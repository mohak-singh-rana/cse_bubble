==> flow/design.v <==
module instruction_fetch(input wire [15:0] mem_addr, output reg[31:0] ins, input clk );
reg [31:0]ins_address[31:0];
initial begin
  ins_address[0] = {6'b000000,5'b00001,5'b00010,5'b00000,5'b00000,6'b000000};   
  ins_address[1] = {6'b000000,5'b00001,5'b00010,5'b00000,5'b00000,6'b000001};  
  ins_address[2] = {6'b000000,5'b00001,5'b00010,5'b00000,5'b00000,6'b000010};   
  ins_address[3] = {6'b000000,5'b00001,5'b00010,5'b00000,5'b00000,6'b000011};  
  ins_address[4] = {6'b000001,5'b00001,5'b00000,16'd1000};  
  ins_address[5] = {6'b000010,5'b00001,5'b00000,16'd1000};  
  ins_address[6] = {6'b000011,5'b00001,5'b00010,5'b00000,5'b00000,6'b000011};  
  ins_address[7] = {6'b000011,5'b00001,5'b00010,5'b00000,5'b00000,6'b000100};  
  ins_address[8] = {6'b000100,5'b00001,5'b00000,16'd1000}; 
  ins_address[9] = {6'b000101,5'b00001,5'b00000,16'd1000}; 
  ins_address[10] = {6'b000110,5'b00001,5'b00010,5'b00000,5'd10,6'b000101};   
  ins_address[11] = {6'b000111,5'b00001,5'b00000,5'b00000,5'd10,6'b000110};   
  ins_address[12] = {6'b001000,5'b00001,5'b00000,16'd10};   
  ins_address[13] = {6'b001001,5'b00001,5'b00000,16'd10};  
  ins_address[14] = {6'b001010,5'b00001,5'b00000,16'd10};   
  ins_address[15] = {6'b001011,5'b00001,5'b00000,16'd10};  
  ins_address[16] = {6'b001100,5'b00001,5'b00000,16'd10};  
  ins_address[17] = {6'b001101,5'b00001,5'b00000,16'd10};  
  ins_address[18] = {6'b001110,5'b00001,5'b00000,16'd10};  
  ins_address[19] = {6'b001111,5'b00001,5'b00000,16'd10};  
  ins_address[20] = {6'b010000,26'd10};  
  ins_address[21] = {6'b010001,5'b00000,5'b00000,5'b00000,5'b00000,6'b000111}; 
  ins_address[22] = {6'b010010,5'b00000,5'b00000,5'b00000,5'b00000,6'b001000}; 
  ins_address[23] = {6'b010011,5'b00001,5'b00010,5'b00000,5'b00000,6'b001001}; 
  ins_address[24] = {6'b010100,5'b00001,5'b00000,16'd100}; 
  ins_address[25] = {6'b010101,5'b00001,5'b00000,16'd10}; 
end
always@(posedge clk)begin
    ins = ins_address[mem_addr];
end
endmodule
Tool chain data of instruction_fetch

What the tools print for instruction_fetch, step after step.
Line numbers count from 1 in the design file above.
Cell names lack the library's common part.
The mark - stands for no value.

Design top: instruction_fetch
Clock input: clk
Library: sky130hd
Library corner: tt_025C_1v80

Word-level counts

Yosys after proc, flatten, opt, wreduce and memory -nomap, before mapping. Enables and synchronous resets that opt folds into registers are not counted as muxes. Memory bits, and registers merged into a memory's read port (data or address), are not among the register bits. Print and check cells are not counted. Equal cells are merged and count once.
Memory sizes are those after Yosys's memory passes, which may raise the word count (mostly to a power of two), join words into wider ones and drop unused or constant bits.

Word width x clocked read ports: 16
Bits in read-only memories: 512
Input bits: 17
Output and inout bits: 32
Cells after elaboration: 2
Bits in registers: 32
Memory cells: 1

Memories:

| name        | words | width | read ports | wr ports | RTL line | text |
| ins_address | 32    | 16    | 1          | 0        | 2        | `reg [31:0]ins_address[31:0];` |

Depth

Depth = most cells in a row (Yosys ltp): at word level without a register or memory, in the mapped netlist without a sequential cell, where the memories' decode and read muxes count.

Word-level depth: 0
ABC_AREA: 0
Mapped depth: 4
Mapped depth without buffers: 3

Netlist

Source: synth_stat.txt of the flow (Yosys; design flattened, memories mapped). It holds for the ABC_AREA given above (unset counts as 0); a run with the other value may have another netlist.

Cells in the netlist: 88
Mapped flip-flops: 14
Buffer cells: 24
Chip area (Yosys): 782.0 sq um

Cells by type:

| cell     | count | area in all (sq um) |
| dfxtp_1  | 14    | 280.269 |
| buf_4    | 20    | 150.144 |
| buf_6    | 4     | 45.043 |
| nand2b_1 | 5     | 31.28 |
| nand2_1  | 6     | 22.522 |
| a21oi_1  | 4     | 20.019 |
| o21ai_1  | 4     | 20.019 |
| o221ai_1 | 2     | 17.517 |
| xor2_1   | 2     | 17.517 |
| nor2_1   | 4     | 15.014 |
| o21a_1   | 2     | 15.014 |
| o21ai_0  | 3     | 15.014 |
| nor3b_2  | 1     | 12.512 |
| a21bo_1  | 1     | 10.01 |
| a32o_1   | 1     | 10.01 |
| and2b_4  | 1     | 10.01 |
| mux2i_1  | 1     | 10.01 |
| nor2b_2  | 1     | 8.758 |

Other cell types: 12; their cells: 12.

Path before layout

Path of least setup slack by OpenSTA after synthesis, without wires, with an ideal clock, recovery checks aside; 20% of the period is set as input and as output delay. Where synthesis merged equal registers, the netlist keeps one of their names.

Kind: input port to flip-flop
From: input port mem_addr[1]
To: register (no name shown)
Period: 923 ps
Setup slack: 108 ps
Time at the first pin: 185 ps
Library setup time: 123 ps
Input delay: 185 ps
Data required time: 800 ps
Path delay: 630 ps
Driving pins on the path: 4
Arrival: 692 ps
Synthesis period reached: 815 ps

"path delay" is the arrival time less input delay plus setup time.
"driving pins on the path": output pins that drive a net of the path, with the launching flip-flop's if there is one; two outputs of one cell count as two.
"synthesis period reached" = period - worst setup slack (recovery checks aside). The figure is calculated, with input and output delays left at 20% of the set period.

Cell sequence: buf_4 > nand2b_1 > o221ai_1 > o21ai_1

RTL lines, path after synthesis:

| item            | RTL line | text |
| start, declared | 1        | `module instruction_fetch(input wire [15:0] mem_addr, output reg[31:0] ins, input clk );` |

Chain of elaborated cells between the ends: none given.

Worst path after layout

From the final timing report of stored run 1: the path of least setup slack in the routed layout; clock arrival at registers is part of the times.
The path's times are printed in steps of 10 ps; the period is the one set.

Kind: flip-flop to output port
From: register (no name shown)
To: output port ins[9]
Arrival: 740 ps
Data required time: 700 ps
Driving pins on the path: 2
Output delay: 170 ps
Period: 873 ps
Time at the first pin: 280 ps
Setup slack: -50 ps

Cell sequence: dfxtp_2 > buf_4
Cells in the longest elaborated chain: 0

RTL lines, path after layout:

| item          | RTL line | text |
| end, declared | 1        | `module instruction_fetch(input wire [15:0] mem_addr, output reg[31:0] ins, input clk );` |

Wiki page: instruction_fetch / flow data

Design instruction_fetch on sky130hd. What follows are 2 stored runs of the flow, each under its own settings; their order means nothing. The constraints put input and output delay at 20% of the set period each and load the outputs with 0.01 pF.
"clock period achieved" is the run's clock period less its worst setup slack. It is reckoned from that one timing run; input and output delays stay at 20% of the period that was set.
A setting shown as . is not set for that run.
Among the results, . means that no value is shown for the run.

| setting or result                              | stored run 1 | stored run 2 |
| period_ns                                      | 0.873        | 0.943        |
| CORE_UTILIZATION                               | 53           | 65           |
| CAP_MARGIN                                     | 20           | 20           |
| CORE_MARGIN                                    | 2            | 4            |
| SLEW_MARGIN                                    | 20           | 20           |
| PLACE_DENSITY_LB_ADDON                         | .            | 0.03         |
| CORE_ASPECT_RATIO                              | .            | 0.58         |
| CELL_PAD_IN_SITES_GLOBAL_PLACEMENT             | .            | 1            |
| CELL_PAD_IN_SITES_DETAIL_PLACEMENT             | .            | 1            |
| ABC_AREA                                       | .            | 1            |
| standard-cell area of the final layout (sq um) | 984.7        | .            |
| post-route worst hold slack (ps)               | 271          | .            |
| final setup TNS (ps)                           | -245         | .            |
| utilization in the final report                | 0.738        | .            |
| clock period achieved (ps)                     | 919          | .            |
| area of the synthesized netlist (sq um)        | 782.0        | .            |
| smallest setup slack (ps)                      | -46          | .            |
| die size (sq um)                               | 1,798.6      | .            |

Stored run 2: unfinished; error PDN-0185 in floorplanning
